==> flow/design.v <==
module SPI_Slave
(
	input CLK,
	input SCK,
	input MOSI,
	input SSEL,
	output MISO,
	output LED
);
	reg [2:0] SCKreg;
	always_ff @(posedge CLK) SCKreg <= {SCKreg[1:0], SCK};
	wire SCK_rising_edge = (SCKreg[2:1]==2'b01);  
	wire SCK_falling_edge = (SCKreg[2:1]==2'b10);  
	reg [2:0] SSELreg;
	always_ff @(posedge CLK) SSELreg <= {SSELreg[1:0], SSEL};
	wire SSEL_active =		~SSELreg[1];  
	wire SSEL_start_msg =	(SSELreg[2:1]==2'b10);  
	wire SSEL_end_msg =		(SSELreg[2:1]==2'b01);  
	reg [1:0] MOSIreg;
	always_ff @(posedge CLK) MOSIreg <= {MOSIreg[0], MOSI};
	wire MOSI_data = MOSIreg[1];
	reg [2:0] bit_count;
	reg byte_received;
	reg [7:0] byte_data_received;
	always_ff @(posedge CLK)
		begin
			if(~SSEL_active)
				bit_count <= 3'b000;
			else if(SCK_rising_edge) 
				begin
					bit_count <= bit_count + 3'b001;
					byte_data_received <= {byte_data_received[6:0], MOSI_data};
				end
		end
	always_ff @(posedge CLK)
		byte_received <= SSEL_active && SCK_rising_edge && (bit_count==3'b111);
	reg LED = 1;
	always_ff @(posedge CLK)
		if(byte_received) LED <= ~byte_data_received[0];
	reg [7:0] byte_data_sent;
	reg [7:0] cnt;
	always_ff @(posedge CLK)
		if(SSEL_start_msg)
			cnt <= cnt + 8'h1;   
	always_ff @(posedge CLK)
	if (SSEL_active)
		begin
			if(SSEL_start_msg)
				byte_data_sent <= cnt;  
			else if(SCK_falling_edge) 
				begin
					if(bit_count==3'b000)
						byte_data_sent <= 8'h00;  
					else
						byte_data_sent <= {byte_data_sent[6:0], 1'b0};
				end
		end
	assign MISO = byte_data_sent[7];  
endmodule  
=== Tool chain data of SPI_Slave ===
What the tools print for SPI_Slave, step after step.
Lines are those of the file above, counted from 1.
Operators carry their Yosys type and port widths (W data, S select, Z words).
Library cell names are shortened.
A cell with n/a has no value.

* Top: SPI_Slave
* Clock input: CLK
* Cell library: sky130hd
* Library corner: tt_025C_1v80

=== Elaborated design ===
Counts by Yosys on the flattened word-level netlist (proc, flatten, opt, wreduce; memories kept). Register bits leave out memories and registers merged into their read ports (data or address). Print and check cells are left out. Cells with the same type and inputs are merged into one.

* Register bits: 30
* Output and inout port bits: 2
* Word-level cells: 26

* Add/sub/neg operators: 2
* Equality and inequality tests: 4
* Multiplexer cells: 3
* Bitwise logic cells: 2
* Reduce/logical cells: 6

{| class="wikitable"
|+ Operators with widths
! cell !! count
|-
| $mux W8 || 3
|-
| $add A8 B1 Y8 const B || 1
|-
| $eq A2 B2 Y1 const B || 2
|-
| $reduce_and A2 Y1 || 2
|-
| $add A3 B1 Y3 const B || 1
|-
| $eq A3 B3 Y1 const B || 1
|-
| $logic_not A3 Y1 || 1
|-
| $logic_and A1 B1 Y1 || 2
|-
| $not A1 Y1 || 2
|-
| $eq A2 B1 Y1 const B || 1
|-
| $reduce_bool A2 Y1 || 1
|}

=== Logic depth ===
Longest topological path by Yosys (ltp), each cell counted once; first at word level (registers and memories cut), then after technology mapping (sequential cells cut; the memories' decode and read muxes count).

* Depth after elaboration: 4
* ABC_AREA: 0
* Mapped depth: 4
* Mapped depth without buffers: 4

=== Synthesis result ===
Yosys stat after the flow's synthesis: flattened, memories mapped to cells. It holds for the ABC_AREA given above (unset counts as 0); a run with the other value may have another netlist.

{| class="wikitable"
|+ Cell types
! cell type !! count !! area in all (um^2)
|-
| edfxtp_1 || 18 || 540.518
|-
| dfxtp_1 || 12 || 240.23
|-
| a22o_1 || 7 || 61.309
|-
| ha_1 || 4 || 50.048
|-
| xnor2_1 || 4 || 35.034
|-
| xor2_1 || 3 || 26.275
|-
| inv_1 || 6 || 22.522
|-
| nor2_1 || 6 || 22.522
|-
| mux2i_1 || 2 || 20.019
|-
| a21oi_4 || 1 || 16.266
|-
| buf_6 || 1 || 11.261
|-
| nand3_1 || 2 || 10.01
|-
| nand3_2 || 1 || 10.01
|-
| nor3_2 || 1 || 10.01
|-
| nor2b_2 || 1 || 8.758
|-
| and2_2 || 1 || 7.507
|-
| nand2_1 || 2 || 7.507
|-
| and2_1 || 1 || 6.256
|}

Other cell types: 3; their cells: 3.

* Standard cells after synthesis: 76
* Chip area (Yosys): 1,123.6 um^2
* Area of sequential cells: 780.7 um^2
* Mapped flip-flops: 30
* Buffer cells: 1

=== Worst setup path after synthesis ===
Source: OpenSTA report_checks on the synthesized netlist (no wires, ideal clock, input and output delay 20% of the period each), path of least setup slack; recovery checks are left aside. Register names are those of the netlist, which keeps one name where synthesis merged equal registers.

* Kind: reg-to-reg
* From: register SCKreg[1]
* To: register byte_data_sent[0]
* Period: 1.2 ns
* Setup time: 0.370 ns
* Launch time at the first pin: 0.000 ns
* Arrival time: 0.763 ns
* Data required time: 0.830 ns
* Path slack: 0.067 ns
* Delay of the path: 1.133 ns
* Stages: 4
* Period reached after synthesis: 1.133 ns

"delay of the path" is the arrival time less input delay plus setup time.
"stages": output pins that drive a net of the path, with the launching flip-flop's if there is one; two outputs of one cell count as two.
"period reached after synthesis" is the clock period less the worst setup slack; recovery checks do not enter. This is arithmetic on one report: input and output delays are still those of the set period (20% each).
The rows between start and end are the longest chain of elaborated cells between them; the timing report does not say that the signal goes this way. Where chains are equally long, one stands for them.
Each line given opens the expression or statement behind the cell; cells for indexed reads and writes are added by Yosys, which also makes memories of some case tables.
A register here has more assigning lines than the two given.
Only ways into the end's enable, where the timed path ends, are counted here.

* Cell sequence: dfxtp_1 -> inv_1 -> a21oi_1 -> nor2_1
* Cells in the longest elaborated chain: 3
* Elaborated cells on any way between the ends: 3

{| class="wikitable"
|+ RTL lines, path post-synthesis
! item !! RTL line !! source
|-
| start: declaration || 10 || <nowiki>reg [2:0] SCKreg;</nowiki>
|-
| start: assignment || 11 || <nowiki>always_ff @(posedge CLK) SCKreg <= {SCKreg[1:0], SCK};</nowiki>
|-
| $eq A2 B2 Y1 || 13 || <nowiki>wire SCK_falling_edge = (SCKreg[2:1]==2'b10);</nowiki>
|-
| $reduce_bool A2 Y1 || n/a ||
|-
| $reduce_and A2 Y1 || n/a ||
|-
| end: assignment || 49 || <nowiki>byte_data_sent <= cnt;</nowiki>
|-
| end: assignment || 55 || <nowiki>byte_data_sent <= {byte_data_sent[6:0], 1'b0};</nowiki>
|-
| end: declaration || 40 || <nowiki>reg [7:0] byte_data_sent;</nowiki>
|}

=== Worst path after layout ===
From the final timing report of stored run 1: the path of least setup slack in the routed layout; clock arrival at registers is part of the times.

* Kind: reg-to-reg
* From: register bit_count[0]
* To: register bit_count[2]
* Period: 0.791 ns
* Setup time: 0.10 ns
* Launch time at the first pin: 0.32 ns
* Arrival time: 1.31 ns
* Data required time: 1.01 ns
* Path slack: -0.30 ns
* Stages: 6

The rows between start and end are the longest chain of elaborated cells between them; the timing report does not say that the signal goes this way. Where chains are equally long, one stands for them.

* Cell sequence: dfxtp_2 -> buf_6 -> ha_4 -> ha_4 -> mux2i_1 -> nor2_1
* Cells in the longest elaborated chain: 1
* Elaborated cells on any way between the ends: 1

{| class="wikitable"
|+ RTL lines, path after layout
! item !! RTL line !! source
|-
| start: declaration || 22 || <nowiki>reg [2:0] bit_count;</nowiki>
|-
| start: assignment || 28 || <nowiki>bit_count <= 3'b000;</nowiki>
|-
| start: assignment || 31 || <nowiki>bit_count <= bit_count + 3'b001;</nowiki>
|-
| $add A3 B1 Y3 || 31 ||
|-
| end: assignment || 28 ||
|-
| end: assignment || 31 ||
|-
| end: declaration || 22 ||
|}

Subject: flow runs of SPI_Slave

Hi,

SPI_Slave through Yosys and OpenROAD on sky130hd: 2 stored runs, unordered, with their settings and measured results. The constraints put input and output delay at 20% of the set period each and load the outputs with 0.01 pF.
"achieved clock period": clock period set for the run, less the worst setup slack. It is reckoned from that one timing run; input and output delays stay at 20% of the period that was set.
"worst setup path time" means the part of the period allowed to the worst setup path (the constraints hold back 20% at inputs and 20% at outputs) less its slack; where the path has registers, the arrival times of their clocks count too.
By "power" is meant OpenSTA's value without simulated activity: inputs other than the clock are taken to toggle once in ten clock periods, and the tool carries that through the logic.

Stored run 1
==> flow/run.sh <==
#!/bin/bash
# the make line also repeats the synthesis and layout settings of config.mk as NAME=value (left out here)
make -C /OpenROAD-flow-scripts/flow DESIGN_CONFIG=/design/flow/config.mk WORK_HOME=/design/flow/orfs CLKGATE_MAP_FILE= finish
==> flow/config.mk <==
export PLATFORM = sky130hd
export DESIGN_NAME = SPI_Slave
export DESIGN_NICKNAME = SPI_Slave
export VERILOG_FILES = /design/flow/design.v
export SDC_FILE = /design/flow/constraint.sdc
export NUM_CORES = 4
export LEC_CHECK = 0
export CAP_MARGIN = 20
export CORE_MARGIN = 2
export CORE_UTILIZATION = 40
export SLEW_MARGIN = 20
==> flow/constraint.sdc <==
create_clock -name core_clock -period 0.791 [get_ports {CLK}]
set_input_delay 0.1582 -clock core_clock [delete_from_list [all_inputs] [get_ports {CLK}]]
set_output_delay 0.1582 -clock core_clock [all_outputs]
set_load 0.01 [all_outputs]

==> results of stored run 1 <==
chip area after synthesis (Yosys): 1,123.6 um^2
die area: 3,249.0 um^2
standard-cell area of the final layout: 1,630.3 um^2
utilization: 0.602
worst setup slack after layout: -0.303 ns
total negative slack: -9.032 ns
worst hold slack: 0.276 ns
power: 2,991 µW
achieved clock period: 1.094 ns
worst setup path time: 1.09 ns
worst setup path kind: reg-to-reg

Stored run 2
==> flow/run.sh <==
#!/bin/bash
# the make line also repeats the synthesis and layout settings of config.mk as NAME=value (left out here)
make -C /OpenROAD-flow-scripts/flow DESIGN_CONFIG=/design/flow/config.mk WORK_HOME=/design/flow/orfs CLKGATE_MAP_FILE= finish
==> flow/config.mk <==
export PLATFORM = sky130hd
export DESIGN_NAME = SPI_Slave
export DESIGN_NICKNAME = SPI_Slave
export VERILOG_FILES = /design/flow/design.v
export SDC_FILE = /design/flow/constraint.sdc
export NUM_CORES = 4
export LEC_CHECK = 0
export ABC_AREA = 0
export CAP_MARGIN = 40
export CORE_ASPECT_RATIO = 1.13
export CORE_MARGIN = 10
export CORE_UTILIZATION = 59
export CTS_CLUSTER_DIAMETER = 145
export MAX_ROUTING_LAYER = met4
export MIN_ROUTING_LAYER = met1
export PLACE_DENSITY_LB_ADDON = 0.11
export SLEW_MARGIN = 20
==> flow/constraint.sdc <==
create_clock -name core_clock -period 1.09 [get_ports {CLK}]
set_input_delay 0.2180 -clock core_clock [delete_from_list [all_inputs] [get_ports {CLK}]]
set_output_delay 0.2180 -clock core_clock [all_outputs]
set_load 0.01 [all_outputs]

==> results of stored run 2 <==
chip area after synthesis (Yosys): 1,123.6 um^2
die area: 4,053.1 um^2
standard-cell area of the final layout: 1,448.9 um^2
utilization: 0.822
worst setup slack after layout: -0.056 ns
total negative slack: -0.199 ns
worst hold slack: 0.328 ns
power: 2,071 µW
achieved clock period: 1.146 ns
worst setup path time: 1.15 ns
worst setup path kind: reg-to-reg

Regards
